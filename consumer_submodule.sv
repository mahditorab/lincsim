==> flow/design.v <==
`timescale 1ns/10ps
module consumer_submodule(source_addr,
                          packet_length,
                          time_of_flight,
                          valid,
                          indata,
                          in_sent_req,
                          in_new,
                          timer,
                          en,
                          rs,
                          clk);
parameter flit_size=1;
parameter floorplusone_log2_flit_size=1;
parameter phit_size=16;
parameter addr_length=8;
parameter addr_place_in_header=0;
output [(addr_length-1):0] source_addr;
output [15:0] packet_length;
output [31:0] time_of_flight;
output valid;
input [(phit_size-1):0] indata;
input in_sent_req,in_new;
input [127:0] timer;
input en,rs,clk;
wire phit_rec_valid;
wire [(flit_size*phit_size)-1:0] out_data_from_phit_rec;
reg [127:0] land_time;
reg [(addr_length-1):0] source_addr_reg;
reg [15:0] packet_length_reg;
reg [31:0] time_of_flight_reg;
defparam phit_rec.flit_size=flit_size;
defparam phit_rec.floorplusone_log2_flit_size=floorplusone_log2_flit_size;
defparam phit_rec.phit_size=phit_size;
phit_rec phit_rec(out_data_from_phit_rec,phit_rec_valid,indata,in_new,en,rs,clk);
assign source_addr= {addr_length{en}}&source_addr_reg;
assign packet_length= ({16{valid}}&(packet_length_reg+1));       
assign time_of_flight= ({32{(packet_length>1)&en}}&time_of_flight_reg) |
                    ({32{(packet_length==1)&en&~in_sent_req&phit_rec_valid}}&out_data_from_phit_rec);                     
assign valid= en & ~in_sent_req & in_new;
always@(posedge clk)
 begin
  if((en & ~in_sent_req & in_new) | rs)
   begin
    source_addr_reg=0;
    packet_length_reg=0;
    time_of_flight_reg=0;
    land_time=0;
   end
  else if(en & phit_rec_valid)
   begin
    if(packet_length_reg==0)
     begin
      source_addr_reg= 
                 out_data_from_phit_rec[((2*addr_length)+addr_place_in_header)-1:(addr_length+addr_place_in_header)];
      land_time=timer;
     end
    else if(packet_length_reg==1) time_of_flight_reg= (land_time-out_data_from_phit_rec);
    packet_length_reg= packet_length_reg+1;
   end
 end
endmodule
`timescale 1ns/10ps
module phit_rec(outdata,
                valid,
                indata,
                new,
                en,
                rs,
                clk);
 parameter flit_size=1;                 
 parameter floorplusone_log2_flit_size=1;
 parameter phit_size=16;                
 output [(flit_size*phit_size)-1:0] outdata;
 output valid;
 input [(phit_size-1):0] indata;
 input new,en,rs,clk;
 reg [(floorplusone_log2_flit_size-1):0] pointer;
 reg [(phit_size-1):0] tmp_outdata [(flit_size-2):0];
 reg [(floorplusone_log2_flit_size-1):0] j;
 genvar i;
 assign outdata[(flit_size*phit_size)-1:(flit_size-1)*phit_size]=indata;
 generate for (i=0;i<flit_size-1;i=i+1) begin:outdata_loop
   assign outdata[((i+1)*phit_size)-1:(i*phit_size)]=tmp_outdata[i];
  end
 endgenerate
 assign valid= en & new & (pointer==flit_size-1);
 always@(posedge clk)
  begin
    if(rs) 
     begin
      pointer=0;
      for(j=0;j<flit_size-1;j=j+1) tmp_outdata[j]=0;
     end
    else
     begin
      if(en&new)
       begin
        if(pointer<flit_size-1)
         begin
          tmp_outdata[pointer]=indata;
          pointer=pointer+1;
         end
        else if(pointer==flit_size-1)
         begin
          pointer=0;
         end
       end
     end
  end
endmodule
Step by step through the tools: consumer_submodule
Tool output for the design above, in the order of the flow.
Lines are those of the file above, counted from 1.
Operators carry their Yosys type and port widths (W data, S select, Z words).
Cell names lack the library's common part.
{"block": "inputs", "design": "consumer_submodule", "clock_port": "clk", "cell_library": "sky130hd", "lib_corner": "tt_025C_1v80"}

After elaboration
Source: Yosys, flattened and elaborated, memories not mapped. Widths are those after wreduce. Registers that Yosys merges into a memory's read port (data or address) are not register bits. Print and check cells do not count. Equal cells are merged and count once.
{"block": "word_totals", "output_inout_bits": 57, "latchBits": 0, "ramBits": 0, "clocked_rd_ports_x_width": 0, "word_cells": 35, "register_bits": 89, "input_bits": 149, "n_memories": 0, "romBits": 0}
{"block": "classes", "eq_ne": 2, "div_mod_pow": 0, "n_shift": 0, "logic": 18, "n_mux": 2, "n_reduce_logical": 3, "compare": 2, "n_addsub": 3, "n_mul": 0}
{"block": "ops", "op": "$eq A16 B1 Y1 const B", "n": 2}
{"block": "ops", "op": "$sub A32 B16 Y32", "n": 1}
{"block": "ops", "op": "$and A32 B16 Y32", "n": 1}
{"block": "ops", "op": "$and A32 B32 Y32", "n": 1}
{"block": "ops", "op": "$or A32 B32 Y32", "n": 1}
{"block": "ops", "op": "$add A16 B1 Y16 const B", "n": 1}
{"block": "ops", "op": "$gt A16 B1 Y1 const B", "n": 1}
{"block": "ops", "op": "$and A16 B16 Y16", "n": 1}
{"block": "ops", "op": "$logic_not A16 Y1", "n": 1}
{"block": "ops", "op": "$and A1 B1 Y1", "n": 9}
{"block": "ops", "op": "$and A8 B8 Y8", "n": 1}
{"block": "ops", "op": "$not A1 Y1", "n": 3}
{"block": "ops", "op": "$reduce_and A3 Y1", "n": 1}
{"block": "ops", "op": "$reduce_and A2 Y1", "n": 1}
{"block": "ops", "op": "$mux W1", "n": 2}
{"block": "ops", "op": "$add A1 B1 Y1 const B", "n": 1}
{"block": "ops", "op": "$lt A1 B1 Y1 const B", "n": 1}
{"block": "ops", "op": "$or A1 B1 Y1", "n": 1}

Depth
Depth = most cells in a row (Yosys ltp): at word level without a register or memory, in the mapped netlist without a sequential cell, where the memories' decode and read muxes count.
{"block": "logic_depth", "word_depth": 10, "abc_area": 0, "mapped_depth": 12}

Synthesis result
Yosys stat after the flow's synthesis: flattened, memories mapped to cells. It holds for the ABC_AREA given above (unset counts as 0); a run with the other value may have another netlist.
{"block": "by_type", "type": "dfxtp_1", "n": 88, "area_total_um2": 1761.69}
{"block": "by_type", "type": "nand2_1", "n": 123, "area_total_um2": 461.693}
{"block": "by_type", "type": "a21oi_1", "n": 75, "area_total_um2": 375.36}
{"block": "by_type", "type": "xnor2_1", "n": 34, "area_total_um2": 297.786}
{"block": "by_type", "type": "ha_1", "n": 19, "area_total_um2": 237.728}
{"block": "by_type", "type": "nor2_1", "n": 63, "area_total_um2": 236.477}
{"block": "by_type", "type": "and2_1", "n": 30, "area_total_um2": 187.68}
{"block": "by_type", "type": "a22o_1", "n": 16, "area_total_um2": 140.134}
{"block": "by_type", "type": "xor2_1", "n": 15, "area_total_um2": 131.376}
{"block": "by_type", "type": "o21ai_0", "n": 26, "area_total_um2": 130.125}
{"block": "by_type", "type": "a211oi_1", "n": 17, "area_total_um2": 127.622}
{"block": "by_type", "type": "clkbuf_1", "n": 33, "area_total_um2": 123.869}
{"block": "by_type", "type": "nand3_1", "n": 20, "area_total_um2": 100.096}
{"block": "by_type", "type": "inv_1", "n": 23, "area_total_um2": 86.333}
{"block": "by_type", "type": "nor3_1", "n": 15, "area_total_um2": 75.072}
{"block": "by_type", "type": "or3_1", "n": 12, "area_total_um2": 75.072}
{"block": "by_type", "type": "buf_2", "n": 13, "area_total_um2": 65.062}
{"block": "by_type", "type": "and3_1", "n": 7, "area_total_um2": 43.792}
Other cell types: 36; their cells: 69.
{"block": "mapped", "area_um2": 5202.5, "ff_cells": 88, "mapped_cells": 698}
The figures by module come from a second, unflattened synthesis with its own total; it is not the netlist above.
{"block": "hier_totals", "hier_cells": 767, "hier_area_um2": 5644.2}
Each row is one instance without its submodules.
{"block": "by_module", "mod": "consumer_submodule", "seq_area_um2": 1761.7, "mod_area_um2": 5517.8, "instances": 1, "n_cells": 750}
{"block": "by_module", "mod": "phit_rec", "seq_area_um2": 0.0, "mod_area_um2": 126.4, "instances": 1, "n_cells": 17}

Worst setup path after synthesis
Path of least setup slack by OpenSTA after synthesis, without wires, with an ideal clock, recovery checks aside; 20% of the period is set as input and as output delay. Where synthesis merged equal registers, the netlist keeps one of their names.
{"block": "synth_path", "path_type": "input to output", "startpoint": "in in_new", "endpoint": "out time_of_flight[10]", "arrival_ns": 2.604, "stages": 10, "clock_period_ns": 3.41, "setup_slack_ns": 0.124, "output_delay_ns": 0.682, "path_buffers": 4, "required_ns": 2.728, "path_delay_ns": 1.922, "t_first_pin_ns": 0.682, "synth_period_reached_ns": 3.286}
"path_delay_ns" is the arrival time less input delay plus setup time.
At an output port there is no setup time.
"stages" counts driving pins, that of a launching flip-flop among them; a cell with two outputs on the path counts twice.
"synth_period_reached_ns" = period - worst setup slack (recovery checks aside). The figure is calculated, with input and output delays left at 20% of the set period.
Between the ends stands the longest chain of elaborated cells between them, by number of cells; it is not shown to be the way that was timed. Of several equally long chains one is given.
Each line given opens the expression or statement behind the cell; cells for indexed reads and writes are added by Yosys, which also makes memories of some case tables.
{"block": "synth_via", "cell_sequence": "and2_1 > clkbuf_1 > nand2b_1 > clkbuf_1 > nor2_1 > nor3_1 > and4_1 > clkbuf_1 > clkbuf_1 > a22o_1", "elab_chain_cells": 8, "cells_between": 13, "cone_classes": "compare: 1; eq/ne: 1; logic: 11"}
{"block": "synth_lines", "element": "from (decl)", "line_no": 23, "rtl": "input in_sent_req,in_new;"}
{"block": "synth_lines", "element": "$and A1 B1 Y1", "line_no": 40, "rtl": "assign valid= en & ~in_sent_req & in_new;"}
{"block": "synth_lines", "element": "$and A16 B16 Y16", "line_no": 37, "rtl": "assign packet_length= ({16{valid}}&(packet_length_reg+1));"}
{"block": "synth_lines", "element": "$eq A16 B1 Y1", "line_no": 39, "rtl": "({32{(packet_length==1)&en&~in_sent_req&phit_rec_valid}}&out_data_from_phit_rec);"}
{"block": "synth_lines", "element": "$and A1 B1 Y1 x3", "line_no": 39}
{"block": "synth_lines", "element": "$and A32 B16 Y32", "line_no": 39}
{"block": "synth_lines", "element": "$or A32 B32 Y32", "line_no": 38, "rtl": "assign time_of_flight= ({32{(packet_length>1)&en}}&time_of_flight_reg) |"}
{"block": "synth_lines", "element": "to (decl)", "line_no": 20, "rtl": "output [31:0] time_of_flight;"}
Nets of the timed path that keep an RTL name, with a line that drives or declares them; the list need not be complete.
{"block": "synth_nets", "net": "packet_length[11]", "line_no": 37}

Timing after layout
Path of least setup slack in the final report of job 1 (OpenROAD, finished layout, wires in). Where an end is a register, its clock arrival counts in the times.
{"block": "layout_path", "path_type": "register to output", "startpoint": "reg packet_length_reg[1]", "endpoint": "out time_of_flight[12]", "path_buffers": 2, "required_ns": 2.87, "output_delay_ns": 0.72, "t_first_pin_ns": 0.34, "clock_period_ns": 3.59, "setup_slack_ns": 0.05, "stages": 10, "arrival_ns": 2.82}
Between the ends stands the longest chain of elaborated cells between them, by number of cells; it is not shown to be the way that was timed. Of several equally long chains one is given.
{"block": "layout_via", "cell_sequence": "dfxtp_2 > nand4_1 > or3_4 > or3_1 > a21oi_2 > nor2_2 > and4_1 > buf_12 > a22o_1 > dlygate4sd2_1", "elab_chain_cells": 8, "cells_between": 11, "cone_classes": "add/sub: 1; compare: 1; eq/ne: 1; logic: 8"}
{"block": "layout_lines", "element": "from (decl)", "line_no": 30, "rtl": "reg [15:0] packet_length_reg;"}
{"block": "layout_lines", "element": "from (assign)", "line_no": 46, "rtl": "packet_length_reg=0;"}
{"block": "layout_lines", "element": "from (assign)", "line_no": 59, "rtl": "packet_length_reg= packet_length_reg+1;"}
{"block": "layout_lines", "element": "$add A16 B1 Y16", "line_no": 37, "rtl": "assign packet_length= ({16{valid}}&(packet_length_reg+1));"}
{"block": "layout_lines", "element": "$and A16 B16 Y16", "line_no": 37}
{"block": "layout_lines", "element": "$eq A16 B1 Y1", "line_no": 39, "rtl": "({32{(packet_length==1)&en&~in_sent_req&phit_rec_valid}}&out_data_from_phit_rec);"}
{"block": "layout_lines", "element": "$and A1 B1 Y1 x3", "line_no": 39}
{"block": "layout_lines", "element": "$and A32 B16 Y32", "line_no": 39}
{"block": "layout_lines", "element": "$or A32 B32 Y32", "line_no": 38, "rtl": "assign time_of_flight= ({32{(packet_length>1)&en}}&time_of_flight_reg) |"}
{"block": "layout_lines", "element": "to (decl)", "line_no": 20, "rtl": "output [31:0] time_of_flight;"}

Subject: consumer_submodule on sky130hd, stored results

Hello all,

consumer_submodule through Yosys and OpenROAD on sky130hd: 2 stored runs, unordered, with their settings and measured results. The constraints put input and output delay at 20% of the set period each and load the outputs with 0.01 pF.
"achieved_period_ns" means the clock period less the worst setup slack. The figure is calculated, with input and output delays left at 20% of the set period.
"worst_setup_path_time_ns" is the time allowed to the run's worst setup path (the clock period less input and output delay, where it has them) less its slack. Clock arrival times count: a late capture clock shortens it, a late launch clock lengthens it.
"totalPower_uw": no workload was simulated; the value follows from the tool's default switching activity.

{"run": "job 1", "settings": { "period_ns": 3.59, "CAP_MARGIN": 20, "CORE_MARGIN": 2, "CORE_UTILIZATION": 40, "SLEW_MARGIN": 20 }, "results": { "timing.setup.ws_ns": 0.051, "final_die_area_um2": 13934.6, "achieved_period_ns": 3.539, "worst_setup_path_time_ns": 2.82, "path_kind": "register to output", "hold_ws_ns": 0.454, "final_cell_area_um2": 7215.7, "utilization_frac": 0.569, "synthesis_area_um2": 5202.5, "totalPower_uw": 2425, "fin_tns_ns": 0.000 }}
{"run": "job 2", "settings": { "period_ns": 4.07, "CORE_UTILIZATION": 30, "PLACE_DENSITY_LB_ADDON": 0.22, "CELL_PAD_IN_SITES_GLOBAL_PLACEMENT": 0, "CTS_CLUSTER_DIAMETER": 182, "CAP_MARGIN": 5, "SLEW_MARGIN": 40, "MIN_ROUTING_LAYER": "met1", "CORE_MARGIN": 2 }, "results": { "timing.setup.ws_ns": 0.099, "final_die_area_um2": 18410.4, "achieved_period_ns": 3.971, "worst_setup_path_time_ns": 2.34, "path_kind": "input to output", "hold_ws_ns": 0.446, "final_cell_area_um2": 7053.0, "utilization_frac": 0.412, "synthesis_area_um2": 5202.5, "totalPower_uw": 2110, "fin_tns_ns": 0.000 }}

Thanks
